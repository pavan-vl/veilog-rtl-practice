==> flow/design.v <==
module fifo(din,clk,rst,wen,ren,full,emp,dout);
input [7:0]din;
input clk,wen,ren,rst;
output reg full,emp;
output reg [7:0]dout;
localparam dep=3  
,wid=7;
reg [wid:0] fifmem [dep:0];
reg [2:0]wpt,rpt,cnt;
integer i;
always @ (posedge clk or posedge rst) begin
if(rst) begin
wpt<=0;
rpt<=0;
cnt<=0;
dout<=0;
full<=0;
emp<=0;
for (i=0;i<4;i=i+1) begin
	fifmem[i]=8'bZ;
end
end
else begin
	full<= (cnt==4);
	emp<= (cnt==0);
	if(wen && !full) begin
		fifmem[wpt]<=din;
		wpt<=wpt+1;
		cnt<=cnt+1;
	end
	else if (ren && !emp) begin
		dout<=fifmem[rpt];
		rpt<=rpt+1;
		cnt=cnt-1;
	end
	if(wpt>3'd7)
		wpt=3'd0;
	if(rpt>3'd7)
		rpt=3'd0;
end
end
endmodule
From RTL to reports: fifo
What the tools print for fifo, step after step.
Lines are those of the file above, counted from 1.
Cell names lack the library's common part.
A cell with n/a has no value.
- top module: fifo
- clock input: clk
- library: sky130hd
- corner: tt_025C_1v80

Elaborated design
Yosys after proc, flatten, opt, wreduce and memory -nomap, before mapping. Print and check cells are not counted. Equal cells are merged and count once.
- cells after elaboration: 18
- output and inout port bits: 10
- flip-flop bits (word level): 21
- reductions and logical operators at 7
- noted mux-type cells: 2
- noted bitwise logic cells: 1
- noted $add $sub $neg: 2
- equality and inequality tests: 1
- operators by type and width (cell ; number):
    2-to-1 mux 3 bit ; 2
    adder 3 x 1 -> 3 bit with constant B ; 1
    subtractor 3 x 1 -> 3 bit with constant B ; 1
    equality test 3 bit with constant B ; 1
    logical NOT 3 bit ; 1
    logical AND 1 bit ; 2
    logical NOT 1 bit ; 2
    AND reduction 2 bit ; 1
    nonzero test 2 bit ; 1
    inverter 1 bit ; 1

Longest topological paths
Yosys ltp: most cells in a row. Word level: on the elaborated netlist, between registers, memories and ports. Mapped: between sequential cells and ports; inverters and the memories' decode and read muxes count.
- depth after elaboration at 4
- ABC_AREA: 0
- mapped depth at 7

Synthesis result
The flow's flattened synthesis, as Yosys stat reports it; memories are mapped. The netlist is that of the ABC_AREA named above (0 if unset); the other value can give another one.
- flip-flops at 21
- buffer cells: 2
- synthesis area at 0.0009071 mm^2
- mapped cells at 71
- cells by type (cell type ; number ; area in all (um^2)):
    dfrtp_1 ; 21 ; 525.504
    mux2_4 ; 9 ; 135.13
    nand2_1 ; 24 ; 90.086
    xnor2_1 ; 3 ; 26.275
    buf_6 ; 2 ; 22.522
    nand2_8 ; 1 ; 20.019
    nor2b_4 ; 1 ; 13.763
    ha_1 ; 1 ; 12.512
    nor2_4 ; 1 ; 11.261
    and3b_2 ; 1 ; 10.01
    and2b_1 ; 1 ; 7.507
    nor3b_1 ; 1 ; 7.507
    a31oi_1 ; 1 ; 6.256
    nand2b_1 ; 1 ; 6.256
    nor3_1 ; 1 ; 5.005
    inv_1 ; 1 ; 3.754
    nor2_1 ; 1 ; 3.754

Path before layout
Path of least setup slack by OpenSTA after synthesis, without wires, with an ideal clock, recovery checks aside; 20% of the period is set as input and as output delay. Where synthesis merged equal registers, the netlist keeps one of their names.
- kind: input port to flip-flop
- from: in wen
- to: reg cnt[2]
- time at the first pin: 0.462 ns
- period: 2.31 ns
- arrival at 1.516 ns
- buffers on the path: 1
- setup time: 0.080 ns
- delay of the path: 1.134 ns
- driving pins on the path at 7
- slack: 0.714 ns
- synthesis period reached: 1.596 ns
"delay of the path" is the arrival time less input delay plus setup time.
"driving pins on the path": output pins that drive a net of the path, with the launching flip-flop's if there is one; two outputs of one cell count as two.
"synthesis period reached" = period - worst setup slack (recovery checks aside). The figure is calculated, with input and output delays left at 20% of the set period.
Between the ends stands the longest chain of elaborated cells between them, by number of cells; it is not shown to be the way that was timed. Of several equally long chains one is given.
Each line given opens the expression or statement behind the cell; cells for indexed reads and writes are added by Yosys, which also makes memories of some case tables.
At most two assigning lines are given for a register; there are more.
- cells stage by stage: and2b_1 > buf_6 > xnor2_1 > ha_1 > and3b_2 > a31oi_1 > xnor2_1
- noted cells in the longest elaborated chain: 2
- elaborated cells on any way between the ends at 3
- RTL lines with such cells at 1
- those cells by class: 1 x mux; 2 x reduce/logical
- RTL lines, path post-synthesis (what ; RTL line ; text):
    start: declaration ; 3 ; input clk,wen,ren,rst;
    logical AND 1 bit ; 26 ; if(wen && !full) begin
    2-to-1 mux 3 bit ; 26 ;
    end: assignment ; 29 ; cnt<=cnt+1;
    end: assignment ; 34 ; cnt=cnt-1;
    end: declaration ; 9 ; reg [2:0]wpt,rpt,cnt;

Timing after layout
From the final timing report of stored run 1: the path of least setup slack in the routed layout; clock arrival at registers is part of the times.
- kind: flip-flop to output port
- from: reg full
- to: out full
- arrival at 1.18 ns
- driving pins on the path at 2
- slack: 0.08 ns
- buffers on the path: 1
- period: 1.58 ns
- time at the first pin: 0.25 ns
- cells stage by stage: dfrtp_1 > clkdlybuf4s50_1
- noted cells in the longest elaborated chain: 0
- elaborated cells on any way between the ends at 0
- RTL lines with such cells at 0
- RTL lines, path post-layout (what ; RTL line ; text):
    start: declaration ; 4 ; output reg full,emp;
    start: assignment ; 17 ; full<=0;
    start: assignment ; 24 ; full<= (cnt==4);
    end: declaration ; 4 ;

Subject: flow runs of fifo

Hi,

Settings and measured results of 2 stored flow runs for module fifo (sky130hd), not sorted in any way. The constraints put input and output delay at 20% of the set period each and load the outputs with 0.01 pF.
"reached clock period": clock period set for the run, less the worst setup slack. It is reckoned from that one timing run; input and output delays stay at 20% of the period that was set.

Stored run 1

==> flow/run.sh <==
#!/bin/bash
# the make line also repeats the synthesis and layout settings of config.mk as NAME=value (left out here)
make -C /OpenROAD-flow-scripts/flow DESIGN_CONFIG=/design/flow/config.mk WORK_HOME=/design/flow/orfs CLKGATE_MAP_FILE= finish
==> flow/config.mk <==
export PLATFORM = sky130hd
export DESIGN_NAME = fifo
export DESIGN_NICKNAME = fifo
export VERILOG_FILES = /design/flow/design.v
export SDC_FILE = /design/flow/constraint.sdc
export NUM_CORES = 4
export LEC_CHECK = 0
export ABC_AREA = 0
export CAP_MARGIN = 20
export CELL_PAD_IN_SITES_DETAIL_PLACEMENT = 1
export CELL_PAD_IN_SITES_GLOBAL_PLACEMENT = 2
export CORE_ASPECT_RATIO = 1.84
export CORE_MARGIN = 10
export CORE_UTILIZATION = 40
export CTS_CLUSTER_SIZE = 85
export GPL_ROUTABILITY_DRIVEN = 0
export GPL_TIMING_DRIVEN = 0
export PLACE_DENSITY = 0.37
export SLEW_MARGIN = 20
==> flow/constraint.sdc <==
create_clock -name core_clock -period 1.58 [get_ports {clk}]
set_input_delay 0.3160 -clock core_clock [delete_from_list [all_inputs] [get_ports {clk}]]
set_output_delay 0.3160 -clock core_clock [all_outputs]
set_load 0.01 [all_outputs]

Measured in stored run 1:
- noted the reached clock period: 1.497 ns
- noted the die footprint: 0.0046616 mm^2
- worst setup slack after layout at 0.083 ns
- noted the worst hold slack: 0.476 ns
- noted the standard-cell area after layout: 0.0012074 mm^2
- netlist area reported by Yosys at 0.0009071 mm^2

Stored run 2

==> flow/run.sh <==
#!/bin/bash
# the make line also repeats the synthesis and layout settings of config.mk as NAME=value (left out here)
make -C /OpenROAD-flow-scripts/flow DESIGN_CONFIG=/design/flow/config.mk WORK_HOME=/design/flow/orfs CLKGATE_MAP_FILE= finish
==> flow/config.mk <==
export PLATFORM = sky130hd
export DESIGN_NAME = fifo
export DESIGN_NICKNAME = fifo
export VERILOG_FILES = /design/flow/design.v
export SDC_FILE = /design/flow/constraint.sdc
export NUM_CORES = 4
export LEC_CHECK = 0
export CAP_MARGIN = 25
export CELL_PAD_IN_SITES_GLOBAL_PLACEMENT = 2
export CORE_MARGIN = 2
export CORE_UTILIZATION = 42
export CTS_CLUSTER_DIAMETER = 248
export MAX_ROUTING_LAYER = met5
export MIN_ROUTING_LAYER = met2
export PLACE_DENSITY_LB_ADDON = 0.23
export SLEW_MARGIN = 20
==> flow/constraint.sdc <==
create_clock -name core_clock -period 2.53 [get_ports {clk}]
set_input_delay 0.5060 -clock core_clock [delete_from_list [all_inputs] [get_ports {clk}]]
set_output_delay 0.5060 -clock core_clock [all_outputs]
set_load 0.01 [all_outputs]

Measured in stored run 2:
- noted the reached clock period: 1.761 ns
- noted the die footprint: 0.0025477 mm^2
- worst setup slack after layout at 0.769 ns
- netlist area reported by Yosys at 0.0009071 mm^2
- noted the worst hold slack: 0.487 ns
- noted the standard-cell area after layout: 0.0011711 mm^2

Regards
